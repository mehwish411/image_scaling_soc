==> flow/design.v <==
module division_processor (
    input clk,
    input reset,
    input [15:0] data1,
    input [15:0] data2,
    input rdy,
    output reg [15:0] out,
    output reg out_rdy
);
reg [15:0] dividend;
reg [15:0] divisor;
reg [15:0] quotient;
reg [15:0] remainder;
reg [4:0] count;
reg [2:0] state;
parameter IDLE = 3'b000;
parameter INIT = 3'b001;
parameter DIVIDE = 3'b010;
parameter DONE = 3'b011;
always @(posedge clk) begin
    if (~reset) begin
        out <= 16'd0;
        out_rdy <= 1'b0;
        state <= IDLE;
        count <= 5'd0;
    end
    else begin
        case (state)
            IDLE: begin
                if (rdy) begin
                    dividend <= data1;
                    divisor <= data2;
                    quotient <= 16'd0;
                    remainder <= 16'd0;
                    count <= 5'd16;
                    state <= INIT;
                    out_rdy <= 1'b0;
                end
            end
            INIT: begin
                state <= DIVIDE;
            end
            DIVIDE: begin
                if (count > 0) begin
                    remainder <= remainder << 1;
                    remainder[0] <= dividend[15];
                    dividend <= dividend << 1;
                    if (remainder >= divisor) begin
                        remainder <= remainder - divisor;
                        quotient <= (quotient << 1) | 1'b1;
                    end
                    else begin
                        quotient <= quotient << 1;
                    end
                    count <= count - 1;
                end
                else begin
                    out <= quotient;
                    out_rdy <= 1'b1;
                    state <= DONE;
                end
            end
            DONE: begin
                out_rdy <= 1'b0;
                state <= IDLE;
            end
            default: state <= IDLE;
        endcase
    end
end
endmodule
======== Tool chain data of division_processor ========
Tool output for the design above, in the order of the flow.
Line numbers count from 1 in the design file above.
Library cell names are shortened.
The mark -- stands for no value.
set-up
  top module .............................. division_processor
  clock port .............................. clk
  library ................................. sky130hd
  timing corner ........................... tt_025C_1v80

======== Word level ========
Yosys after proc, flatten, opt, wreduce and memory -nomap, before mapping. Memory bits, and registers merged into a memory's read port (data or address), are not among the register bits. Print and check cells are not counted. Equal cells are merged and count once.
word-level totals
  word-level cells ........................ 51
  register bits after elaboration ......... 89
  output and inout bits ................... 17
operators by class
  bitwise operators ....................... 1
  $lt $le $gt $ge ......................... 2
  muxes and demuxes ....................... 23
  reductions and logical operators ........ 9
  add/subtract/negate cells ............... 2
  equal/unequal tests ..................... 6
operators with widths
  operator                                                                  count
  16-bit parallel mux with 2-bit select                                     2
  16-bit 2-to-1 mux                                                         4
  15-bit 2-to-1 mux                                                         3
  15-bit parallel mux with 2-bit select                                     1
  16-bit subtractor                                                         1
  16-bit >= comparator                                                      1
  5-bit parallel mux with 2-bit select                                      1
  5-bit 2-to-1 mux                                                          2
  3-bit AND reduction                                                       3
  3-bit parallel mux with 3-bit select                                      1
  2-bit != test with constant B                                             3
  3-bit by 2-bit equality test with 1-bit output with constant B            2
  3-bit 2-to-1 mux                                                          2
  5-bit by 1-bit subtractor with 5-bit output with constant B               1
  5-bit by 1-bit greater-than comparator with 1-bit output with constant B  1
  1-bit 2-to-1 mux                                                          5
  2-bit AND reduction                                                       2
  4-bit AND reduction                                                       1
  3-bit by 1-bit equality test with 1-bit output with constant B            1
  3-bit logical NOT                                                         1
  3-bit nonzero test                                                        1
  1-bit parallel mux with 3-bit select                                      1
  2-bit nonzero test                                                        1
  1-bit parallel mux with 2-bit select                                      1
  1-bit inverter                                                            1

======== Logic depth ========
Longest topological path by Yosys (ltp), each cell counted once; first at word level (registers and memories cut), then after technology mapping (sequential cells cut; the memories' decode and read muxes count).
depth
  word-level depth ........................ 4
  ABC_AREA ................................ 0
  mapped depth ............................ 12
  depth with buffers taken out ............ 10

======== After synthesis ========
Yosys stat after the flow's synthesis: flattened, memories mapped to cells. It holds for the ABC_AREA given above (unset counts as 0); a run with the other value may have another netlist.
cells by type
  cell type  count
  edfxtp_1   64
  dfxtp_1    26
  ha_1       17
  nand2_1    55
  mux2_2     15
  a21boi_0   17
  and2_1     16
  inv_1      25
  nor2_1     25
  a21oi_1    18
  mux2i_1    8
  xnor2_1    8
  o21ai_0    12
  nor2b_1    8
  nand3_1    9
  xor2_1     5
  o21a_1     5
  nand2b_1   5
Other cell types: 30; their cells: 54.
synthesis totals
  sequential part of the area ............. 2442.3 µm²
  synthesis area .......................... 4344.2 µm²
  cell count .............................. 392
  buffers ................................. 15
  flip-flop cells ......................... 90

======== Path before layout ========
Path of least setup slack by OpenSTA after synthesis, without wires, with an ideal clock, recovery checks aside; 20% of the period is set as input and as output delay. Where synthesis merged equal registers, the netlist keeps one of their names.
timing post-synthesis
  kind .................................... reg2reg
  start point ............................. register count[0]
  end point ............................... register dividend[0]
  driving pins on the path ................ 7
  delay of the path ....................... 2665 ps
  path buffers ............................ 0
  arrival ................................. 2254 ps
  library setup time ...................... 411 ps
  required time ........................... 2689 ps
  setup slack ............................. 435 ps
  clock period ............................ 3100 ps
  synthesis period reached ................ 2665 ps
"delay of the path" is the arrival time less input delay plus setup time.
"driving pins on the path" counts driving pins, that of a launching flip-flop among them; a cell with two outputs on the path counts twice.
"synthesis period reached" = period - worst setup slack (recovery checks aside). The figure is calculated, with input and output delays left at 20% of the set period.
Between the ends stands the longest chain of elaborated cells between them, by number of cells; it is not shown to be the way that was timed. Of several equally long chains one is given.
A line is the first line of the expression or statement that the cell stems from. Yosys adds cells for indexed reads and writes and turns some case tables into memories.
A register here has more assigning lines than the two given.
Only ways into the end's enable, where the timed path ends, are counted here.
between the ends, post-synthesis
  path through ............................ dfxtp_1 -> inv_1 -> ha_1 -> nand3b_1 -> nor2_1 -> nor2_1 -> and2_1
  cells in the longest elaborated chain ... 3
RTL lines, path post-synthesis
  item                                                      line  RTL
  start: declaration                                        14    reg [4:0] count;
  start: assignment                                         25    count <= 5'd0;
  start: assignment                                         55    count <= count - 1;
  5-bit by 1-bit greater-than comparator with 1-bit output  44    if (count > 0) begin
  2-bit != test                                             --
  4-bit AND reduction                                       --
  end: assignment                                           31    dividend <= data1;
  end: assignment                                           47    dividend <= dividend << 1;
  end: declaration                                          10    reg [15:0] dividend;

======== Worst path after layout ========
Path of least setup slack in the final report of stored run 1 (OpenROAD, finished layout, wires in). Where an end is a register, its clock arrival counts in the times.
The path's times are printed in steps of 10 ps; the period is the one set.
timing after layout
  kind .................................... reg2reg
  start point ............................. register remainder[0]
  end point ............................... register remainder[10]
  driving pins on the path ................ 12
  required time ........................... 3440 ps
  arrival ................................. 3290 ps
  setup slack ............................. 150 ps
  clock period ............................ 3350 ps
  library setup time ...................... 250 ps
  path buffers ............................ 1
Between the ends stands the longest chain of elaborated cells between them, by number of cells; it is not shown to be the way that was timed. Of several equally long chains one is given.
A register here has more assigning lines than the two given.
between the ends, after layout
  path through ............................ edfxtp_1 -> inv_1 -> ha_1 -> fa_1 -> nand2b_1 -> a211oi_1 -> o21ai_2 -> nand2_1 -> a221oi_2 -> buf_4 -> nand2b_1 -> o21ai_0
  cells in the longest elaborated chain ... 4
RTL lines, path after layout
  item                                   line  RTL
  start: declaration                     13    reg [15:0] remainder;
  start: assignment                      45    remainder <= remainder << 1;
  start: assignment                      46    remainder[0] <= dividend[15];
  16-bit subtractor                      49    remainder <= remainder - divisor;
  15-bit 2-to-1 mux                      48    if (remainder >= divisor) begin
  15-bit 2-to-1 mux                      44    if (count > 0) begin
  15-bit parallel mux with 2-bit select  28    case (state)
  end: assignment                        45
  end: assignment                        49
  end: declaration                       13

## Implementation results

Top module division_processor; platform sky130hd; tools Yosys and OpenROAD; 2 stored runs in no particular order. Input and output delays are each 20% of the period that was set; the output load is 0.01 pF.
"clock period reached" = clock period - worst setup slack. The figure is calculated, with input and output delays left at 20% of the set period.
"overall power": no workload was simulated; the value follows from the tool's default switching activity.

======== stored run 1 ========
==> flow/run.sh <==
#!/bin/bash
# the make line also repeats the synthesis and layout settings of config.mk as NAME=value (left out here)
make -C /OpenROAD-flow-scripts/flow DESIGN_CONFIG=/design/flow/config.mk WORK_HOME=/design/flow/orfs CLKGATE_MAP_FILE= finish
==> flow/config.mk <==
export PLATFORM = sky130hd
export DESIGN_NAME = division_processor
export DESIGN_NICKNAME = division_processor
export VERILOG_FILES = /design/flow/design.v
export SDC_FILE = /design/flow/constraint.sdc
export NUM_CORES = 4
export LEC_CHECK = 0
export CAP_MARGIN = 0
export CELL_PAD_IN_SITES_DETAIL_PLACEMENT = 1
export CORE_ASPECT_RATIO = 0.57
export CORE_MARGIN = 2
export CORE_UTILIZATION = 28
export CTS_CLUSTER_DIAMETER = 393
export CTS_CLUSTER_SIZE = 27
export GPL_ROUTABILITY_DRIVEN = 0
export MAX_ROUTING_LAYER = met5
export PLACE_DENSITY_LB_ADDON = 0.3
export SETUP_SLACK_MARGIN = -0.22
export SLEW_MARGIN = 20
==> flow/constraint.sdc <==
create_clock -name core_clock -period 3.35 [get_ports {clk}]
set_input_delay 0.6700 -clock core_clock [delete_from_list [all_inputs] [get_ports {clk}]]
set_output_delay 0.6700 -clock core_clock [all_outputs]
set_load 0.01 [all_outputs]

-------- measured, stored run 1 --------
  clock period reached .................... 3200 ps
  chip area in the Yosys report ........... 4344.2 µm²
  worst hold slack in the final report .... 465 ps
  smallest setup slack .................... 150 ps
  die size ................................ 16566.8 µm²
  overall power ........................... 2.722 mW
  summed negative setup slack ............. 0 ps
  post-route utilization .................. 35.4 %

======== stored run 2 ========
==> flow/run.sh <==
#!/bin/bash
# the make line also repeats the synthesis and layout settings of config.mk as NAME=value (left out here)
make -C /OpenROAD-flow-scripts/flow DESIGN_CONFIG=/design/flow/config.mk WORK_HOME=/design/flow/orfs CLKGATE_MAP_FILE= finish
==> flow/config.mk <==
export PLATFORM = sky130hd
export DESIGN_NAME = division_processor
export DESIGN_NICKNAME = division_processor
export VERILOG_FILES = /design/flow/design.v
export SDC_FILE = /design/flow/constraint.sdc
export NUM_CORES = 4
export LEC_CHECK = 0
export CAP_MARGIN = 20
export CORE_ASPECT_RATIO = 0.96
export CORE_MARGIN = 8
export CORE_UTILIZATION = 34
export PLACE_DENSITY_LB_ADDON = 0.16
export SLEW_MARGIN = 20
==> flow/constraint.sdc <==
create_clock -name core_clock -period 3.12 [get_ports {clk}]
set_input_delay 0.6240 -clock core_clock [delete_from_list [all_inputs] [get_ports {clk}]]
set_output_delay 0.6240 -clock core_clock [all_outputs]
set_load 0.01 [all_outputs]

-------- measured, stored run 2 --------
  clock period reached .................... 2773 ps
  chip area in the Yosys report ........... 4344.2 µm²
  worst hold slack in the final report .... 445 ps
  smallest setup slack .................... 347 ps
  die size ................................ 16650.5 µm²
  overall power ........................... 2.891 mW
  summed negative setup slack ............. 0 ps
  post-route utilization .................. 42.7 %
